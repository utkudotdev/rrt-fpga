==> flow/design.v <==
module prng64 (
    input clk,
    input rst_n,
    input enable,
    input [63:0] seed,
    output logic [63:0] out
);
    always_ff @(posedge clk) begin
        if (!rst_n) begin
            out <= seed;
        end else if (enable) begin
            logic [63:0] x0;
            logic [63:0] x1;
            logic [63:0] x2;
            logic [63:0] x3;
            x0 = out;
            x1 = x0 ^ (x0 << 13);
            x2 = x1 ^ (x1 >> 7);
            x3 = x2 ^ (x2 << 17);
            out <= x3;
        end
    end
endmodule
# [Tool chain data of prng64]
# The steps from the RTL of prng64 to its reports follow in flow order.
# Line numbers count from 1 in the design file above.
# Cell names lack the library's common part.
# Not given: --
[inputs] top_module="prng64" clock_port="clk" lib="sky130hd" corner="tt_025C_1v80"

# [After elaboration]
# Yosys after proc, flatten, opt, wreduce and memory -nomap, before mapping. Memory bits, and registers merged into a memory's read port (data or address), are not among the register bits. Print and check cells are not counted. Equal cells are merged and count once.
[bits] out_inout_bits=64 inputBits=67 mem_bits_rw=0 n_memories=0 register_bits=64 latchBits=0 mem_bits_ro=0 word_cells=7 clocked_rd_ports_x_width=0
[op_classes] n_addsub=0 muxes=2 logic=3 n_div=0 n_eq=1 reduce_and_logical=0 mul=0 shift=0 cmp=0
[op_table] op="64-bit XOR" count=2
[op_table] op="64-bit 2-to-1 mux" count=2
[op_table] op="64-bit by 57-bit XOR with 64-bit output" count=1
[op_table] op="2-bit by 1-bit != test with 1-bit output (second input constant)" count=1

# [Longest topological paths]
# Yosys ltp: most cells in a row. Word level: on the elaborated netlist, between registers, memories and ports. Mapped: between sequential cells and ports; inverters and the memories' decode and read muxes count.
[depth] ltp_word=5 ABC_AREA=0 mapped_depth=4 mapped_depth_nobuf=4

# [Synthesis result]
# Source: synth_stat.txt of the flow (Yosys; design flattened, memories mapped). It holds for the ABC_AREA given above (unset counts as 0); a run with the other value may have another netlist.
# The area totals of this step are shown rounded.
[synth_totals] n_buf=12 yosys_area_um2=4000 cell_count=344 ff_cells=64
[types] cell_type="edfxtp_1" count=64
[types] cell_type="xnor2_1" count=132
[types] cell_type="mux2_2" count=22
[types] cell_type="xor2_1" count=28
[types] cell_type="a21oi_1" count=41
[types] cell_type="nor2_1" count=41
[types] cell_type="clkbuf_1" count=12
[types] cell_type="xor2_2" count=2
[types] cell_type="mux2_4" count=1
[types] cell_type="nand2b_1" count=1

# [Worst setup path after synthesis]
# OpenSTA on the mapped netlist: ideal clock, no wires. The path of least setup slack (recovery checks aside). Input and output delay are each 20% of the period. Register names are those of the netlist, which keeps one name where synthesis merged equal registers.
[synth_path] path_type="input-to-reg" from="in rst_n" to="reg out[0]" required_ns=3.231 t_arrival_ns=2.410 setup_ns=0.699 n_path_buf=2 clock_period_ns=3.93 t_first_pin_ns=0.786 path_delay_ns=2.323 slack_ns=0.821 driving_pins=3 synth_period_reached_ns=3.109
# "path_delay_ns" = arrival - input delay + setup time.
# "driving_pins": output pins that drive a net of the path, with the launching flip-flop's if there is one; two outputs of one cell count as two.
# "synth_period_reached_ns" is the clock period less the worst setup slack; recovery checks do not enter. This is arithmetic on one report: input and output delays are still those of the set period (20% each).
# Between the ends stands the longest chain of elaborated cells between them, by number of cells; it is not shown to be the way that was timed. Of several equally long chains one is given.
# A line is the first line of the expression or statement that the cell stems from. Yosys adds cells for indexed reads and writes and turns some case tables into memories.
# Only ways into the end's enable, where the timed path ends, are counted here.
[synth_via] path_cell_list="clkbuf_1 > clkbuf_1 > nand2b_1" elab_chain_cells=1 cells_between=1 lines_between=0
[synth_rtl] element="start, declared" line_no=3 text="input rst_n,"
[synth_rtl] element="2-bit by 1-bit != test with 1-bit output"
[synth_rtl] element="end, assigned" line_no=10 text="out <= seed;"
[synth_rtl] element="end, assigned" line_no=20 text="out <= x3;"
[synth_rtl] element="end, declared" line_no=6 text="output logic [63:0] out"

# [Timing after layout]
# Path of least setup slack in the final report of stored run 1 (OpenROAD, finished layout, wires in). Where an end is a register, its clock arrival counts in the times.
[layout_path] path_type="input-to-reg" from="in rst_n" to="reg out[18]" required_ns=2.96 slack_ns=0.84 driving_pins=3 n_path_buf=2 t_arrival_ns=2.12 t_first_pin_ns=0.62 clock_period_ns=3.09 setup_ns=0.46
# Between the ends stands the longest chain of elaborated cells between them, by number of cells; it is not shown to be the way that was timed. Of several equally long chains one is given.
# Only ways into the end's enable, where the timed path ends, are counted here.
[layout_via] path_cell_list="clkbuf_1 > clkbuf_1 > nand2b_4" elab_chain_cells=1 cells_between=1 lines_between=0
[layout_rtl] element="start, declared" line_no=3 text="input rst_n,"
[layout_rtl] element="2-bit by 1-bit != test with 1-bit output"
[layout_rtl] element="end, assigned" line_no=10 text="out <= seed;"
[layout_rtl] element="end, assigned" line_no=20 text="out <= x3;"
[layout_rtl] element="end, declared" line_no=6 text="output logic [63:0] out"

# Below are 2 stored runs of the flow (Yosys, OpenROAD; platform sky130hd) on prng64, each with its settings and what was measured, unordered. Constraints: input delay and output delay 20% of the set period each, output load 0.01 pF.
# By "period_reached_ns" is meant the clock period of the run minus its worst setup slack. This is arithmetic on one report: input and output delays are still those of the set period (20% each).
# By "worst_path_time_ns" is meant the share of the clock period that the worst setup path is allowed (20% is reserved at inputs, 20% at outputs), minus its slack. Clock arrival times at its registers enter into it.
# Results are given in rounded form.
run="stored run 1" settings period_ns=3.09 CORE_UTILIZATION=44 SETUP_SLACK_MARGIN=0.66 PLACE_DENSITY_LB_ADDON=0.07 CORE_ASPECT_RATIO=1.46 CORE_MARGIN=5 CELL_PAD_IN_SITES_GLOBAL_PLACEMENT=2 TNS_END_PERCENT=40 GPL_TIMING_DRIVEN=0 CTS_CLUSTER_DIAMETER=185 SLEW_MARGIN=0 CAP_MARGIN=20
run="stored run 1" results total_die_area_um2=11000 period_reached_ns=2.246 fin_util_pct=64 worst_path_time_ns=1.63 critical_path_kind="input-to-reg" synthArea_um2=4000 worst_setup_slack_ns=0.84
run="stored run 2" settings period_ns=3.65 CORE_UTILIZATION=33 PLACE_DENSITY_LB_ADDON=0.03 CORE_ASPECT_RATIO=0.55 TNS_END_PERCENT=25 GPL_ROUTABILITY_DRIVEN=0 CTS_CLUSTER_SIZE=62 CTS_CLUSTER_DIAMETER=84 SLEW_MARGIN=0 MIN_ROUTING_LAYER="met1" CAP_MARGIN=20 CORE_MARGIN=2
run="stored run 2" results total_die_area_um2=13000 period_reached_ns=2.194 fin_util_pct=49 worst_path_time_ns=1.46 critical_path_kind="reg-to-output" synthArea_um2=4000 worst_setup_slack_ns=1.5
